==> flow/design.v <==
`timescale 1ns / 1ps
 module biteightmultiplier(Clk, St, Mplier, Mcand, Done, Result);
 input Clk;
 input St;
 input[7:0] Mplier;
 input[7:0] Mcand;
 output Done;
 output[15:0] Result;
 reg[7:0] State;
 reg[16:0] ACC;
 initial
 begin
 State = 0;
 ACC = 0;
 end
 always @(posedge Clk)
 begin
 case (State)
 0 :
 begin
 if (St ==1'b1)
 begin
 ACC[16:8] <= 5'b00000 ;
 ACC[7:0] <= Mplier ;
 State <= 1 ;
 end
 end
 1, 3, 5, 7, 9, 11, 13, 15:
       begin
 if (ACC[0] == 1'b1)
 begin
 ACC[16:8] <= {1'b0, ACC[15:8]} + Mcand ;
 State <= State + 1 ;
 end
 else
 begin
 ACC <= {1'b0, ACC[16:1]} ;
State <= State + 2 ;
 end
 end
 2, 4, 6, 8, 10, 12, 14, 16 :
 begin
 ACC <= {1'b0, ACC[16:1]} ;
 State <= State + 1 ;
 end
 17 :
 begin
 State <= 0 ;
 end
 endcase
 end
 assign Done = (State == 17) ? 1'b1 : 1'b0 ;
 assign Result = (State == 17) ? ACC[15:0] : 16'b0101010100000 ;
endmodule
`timescale 1ns / 1ps
module pipebiteightmulti(
    input Clk,
    input rst,
    input St,
    input [7:0]Mplier,
    input [7:0]Mcand,
    output reg Done,
    output reg [15:0]Result
    );
    reg St_d;
    reg [7:0]Mplier_d, Mcand_d;
    wire done_d;
    wire [15:0]result_d;
    biteightmultiplier uut(.Clk(Clk),.St(St_d),.Mplier(Mplier_d),.Mcand(Mcand_d),.Done(done_d),.Result(result_d));
    always @(posedge Clk or posedge rst) begin 
    if(rst) begin 
    St_d<=0;
    Mplier_d<=0;
    Mcand_d<=0;
    Done<=0;
    Result<=0;
    end
    else begin 
    St_d<=St;
    Mplier_d<=Mplier;
    Mcand_d<=Mcand;
    Done<=done_d;
    Result<=result_d;
    end
    end
endmodule
# From RTL to reports: pipebiteightmulti
# Tool output for the design above, in the order of the flow.
# Line numbers count from 1 in the design file above.
# Operators carry their Yosys type and port widths (W data, S select, Z words).
# Library cell names are shortened.
setup:
  design: "pipebiteightmulti"
  clock: "Clk"
  lib: "sky130hd"
  pvt_corner: "tt_025C_1v80"

# Word level
# Counts by Yosys on the flattened word-level netlist (proc, flatten, opt, wreduce; memories kept). Register bits leave out memories and registers merged into their read ports (data or address). Print and check cells are left out. Cells with the same type and inputs are merged into one.
bits:
  reg_bits: 59
  out_inout_bits: 17
  elab_cells: 49
classes:
  reduce_logical: 8
  equal: 19
  mux: 11
  addsub: 3
ops:
  columns: ["cell", "count"]
  rows:
  - ["$eq A8 B4 Y1 const B", 8]
  - ["$eq A8 B3 Y1 const B", 4]
  - ["$pmux W8 S4", 1]
  - ["$mux W8", 4]
  - ["$pmux W9 S3", 1]
  - ["$pmux W8 S3", 1]
  - ["$mux W9", 2]
  - ["$eq A8 B2 Y1 const B", 2]
  - ["$eq A8 B5 Y1 const B", 2]
  - ["$reduce_or A8 Y1", 2]
  - ["$mux W16", 1]
  - ["$add A8 B8 Y9", 1]
  - ["$add A8 B1 Y8 const B", 1]
  - ["$eq A8 B1 Y1 const B", 1]
  - ["$add A8 B2 Y8 const B", 1]
  - ["$logic_not A8 Y1", 1]
  - ["$ne A2 B2 Y1 const B", 2]
  - ["$reduce_and A2 Y1", 2]
  - ["$reduce_bool A4 Y1", 1]
  - ["$reduce_and A3 Y1", 1]
  - ["$reduce_bool A3 Y1", 1]
  - ["$mux W1", 1]

# Logic depth
# Yosys ltp: most cells in a row. Word level: on the elaborated netlist, between registers, memories and ports. Mapped: between sequential cells and ports; inverters and the memories' decode and read muxes count.
logic_depth:
  depth_word: 4
  abc_area: 0
  ltp_mapped: 7

# After synthesis
# The flow's flattened synthesis, as Yosys stat reports it; memories are mapped. The netlist is that of the ABC_AREA named above (0 if unset); the other value can give another one.
# The area totals of this step are shown rounded.
mapped:
  ffs: 59
  synth_area_um2: 2630
  sequential_area_um2: 1602
  cell_count: 198
  n_buf: 6
by_type:
  columns: ["cell_type", "count", "area_total_um2"]
  rows:
  - ["dfrtp_1", 34, 850.816]
  - ["edfxtp_1", 25, 750.72]
  - ["ha_1", 14, 175.168]
  - ["a22o_1", 14, 122.618]
  - ["and2_1", 12, 75.072]
  - ["nor2_1", 10, 37.536]
  - ["o21ai_0", 7, 35.034]
  - ["inv_1", 9, 33.782]
  - ["a21oi_1", 5, 25.024]
  - ["nand2b_1", 4, 25.024]
  - ["nand3_1", 5, 25.024]
  - ["a211oi_1", 3, 22.522]
  - ["buf_6", 2, 22.522]
  - ["o21a_1", 3, 22.522]
  - ["nor4_4", 1, 21.27]
  - ["a32o_1", 2, 20.019]
  - ["fa_1", 1, 20.019]
  - ["nor3_1", 4, 20.019]
# Other cell types: 31; their cells: 43.
# By module: a second synthesis without flattening, with its own total; a netlist apart from the flattened one above.
hier_totals:
  cells_unflattened: 202
  area_unflattened_um2: 2644
# Rows give one instance, submodules left out.
by_module:
  columns: ["module", "n_cells", "instances", "mod_area_um2"]
  rows:
  - ["biteightmultiplier", 167, 1, 1789]
  - ["pipebiteightmulti", 35, 1, 854.6]

# Worst setup path after synthesis
# OpenSTA on the mapped netlist: ideal clock, no wires. The path of least setup slack (recovery checks aside). Input and output delay are each 20% of the period. Register names are those of the netlist, which keeps one name where synthesis merged equal registers.
synth_path:
  kind: "flip-flop to flip-flop"
  start: "register uut.State[1]"
  end: "register uut.ACC[1]"
  setup_ns: 0.380
  tclk_ns: 3.38
  driving_pins: 7
  delay_ns: 2.335
  t_arrival_ns: 1.955
  t_first_pin_ns: 0.000
  setup_slack_ns: 1.045
  synth_period_reached_ns: 2.335
# "delay_ns" is the arrival time less input delay plus setup time.
# "driving_pins" counts driving pins, that of a launching flip-flop among them; a cell with two outputs on the path counts twice.
# "synth_period_reached_ns" = period - worst setup slack (recovery checks aside). The figure is calculated, with input and output delays left at 20% of the set period.
# The rows between start and end are the longest chain of elaborated cells between them; the timing report does not say that the signal goes this way. Where chains are equally long, one stands for them.
# A line is the first line of the expression or statement that the cell stems from. Yosys adds cells for indexed reads and writes and turns some case tables into memories.
# At most two assigning lines are given for a register; there are more.
# Only ways into the end's enable, where the timed path ends, are counted here.
synth_via:
  path_cell_list: "edfxtp_1 inv_1 ha_1 and4bb_2 o211ai_1 a22oi_1 nor3_1"
  elab_chain_cells: 4
synth_lines:
  columns: ["element", "line", "source"]
  rows:
  - ["start: declaration", 9, "reg[7:0] State;"]
  - ["start: assignment", 33, "State <= State + 1 ;"]
  - ["start: assignment", 38, "State <= State + 2 ;"]
  - ["$eq A8 B1 Y1", 18, "case (State)"]
  - ["$reduce_or A8 Y1", 18, null]
  - ["$ne A2 B2 Y1", null, null]
  - ["$reduce_and A3 Y1", null, null]
  - ["end: assignment", 24, "ACC[7:0] <= Mplier ;"]
  - ["end: assignment", 37, "ACC <= {1'b0, ACC[16:1]} ;"]
  - ["end: declaration", 10, "reg[16:0] ACC;"]

# Worst path after layout
# From the final timing report of entry A: the path of least setup slack in the routed layout; clock arrival at registers is part of the times.
layout_path:
  kind: "flip-flop to flip-flop"
  start: "register uut.State[1]"
  end: "register uut.State[3]"
  t_arrival_ns: 2.46
  driving_pins: 7
  tclk_ns: 2.76
  t_first_pin_ns: 0.34
  setup_slack_ns: 0.41
  setup_ns: 0.23
# The rows between start and end are the longest chain of elaborated cells between them; the timing report does not say that the signal goes this way. Where chains are equally long, one stands for them.
# At most two assigning lines are given for a register; there are more.
# Ways into the end's enable are left out, as the timed path ends at the data pin.
layout_via:
  path_cell_list: "edfxtp_1 inv_1 ha_1 and4bb_2 nor4_4 o21ai_0 a2111oi_0"
  elab_chain_cells: 3
layout_lines:
  columns: ["element", "line", "source"]
  rows:
  - ["start: declaration", 9, "reg[7:0] State;"]
  - ["start: assignment", 33, "State <= State + 1 ;"]
  - ["start: assignment", 38, "State <= State + 2 ;"]
  - ["$add A8 B2 Y8", 38, null]
  - ["$mux W8", 30, "if (ACC[0] == 1'b1)"]
  - ["$pmux W8 S4", 18, "case (State)"]
  - ["end: assignment", 33, null]
  - ["end: assignment", 38, null]
  - ["end: declaration", 9, null]

# Measured results for pipebiteightmulti: 2 stored runs of the Yosys and OpenROAD flow on sky130hd. The settings differ; the order carries no meaning. The constraints put input and output delay at 20% of the set period each and load the outputs with 0.01 pF.
# By "achieved_clock_period_ns" is meant the clock period of the run minus its worst setup slack. This is arithmetic on one report: input and output delays are still those of the set period (20% each).
# "worst_path_time_ns" is the time allowed to the run's worst setup path (the clock period less input and output delay, where it has them) less its slack. Clock arrival times count: a late capture clock shortens it, a late launch clock lengthens it.
# Measured values are rounded.
runs:
  - name: "entry A"
    settings:
      period_ns: 2.76
      CORE_UTILIZATION: 59
      PLACE_DENSITY_LB_ADDON: 0.28
      HOLD_SLACK_MARGIN: 0.12
      CORE_ASPECT_RATIO: 1.64
      TNS_END_PERCENT: 95
      CAP_MARGIN: 20
      CORE_MARGIN: 2
      SLEW_MARGIN: 20
    results:
      total_negative_slack_ns: 0.000
      setup_ws_ns: 0.407
      fin_util_pct: 74.1
      yosys_chip_area_um2: 2630
      achieved_clock_period_ns: 2.353
      die_area_um2: 5024
      worst_path_time_ns: 2.35
      critical_path_type: "flip-flop to flip-flop"
      layout_stdcell_area_um2: 3218
  - name: "entry B"
    settings:
      period_ns: 1.81
      CORE_UTILIZATION: 20
      PLACE_DENSITY_LB_ADDON: 0.01
      CORE_MARGIN: 2
      TNS_END_PERCENT: 5
      ABC_AREA: 1
      CTS_CLUSTER_SIZE: 35
      MAX_ROUTING_LAYER: "met4"
      CAP_MARGIN: 20
      SLEW_MARGIN: 20
    results:
      total_negative_slack_ns: 0.000
      setup_ws_ns: 0.034
      fin_util_pct: 29.0
      yosys_chip_area_um2: 2770
      achieved_clock_period_ns: 1.776
      die_area_um2: 14810
      worst_path_time_ns: 1.78
      critical_path_type: "flip-flop to flip-flop"
      layout_stdcell_area_um2: 3983
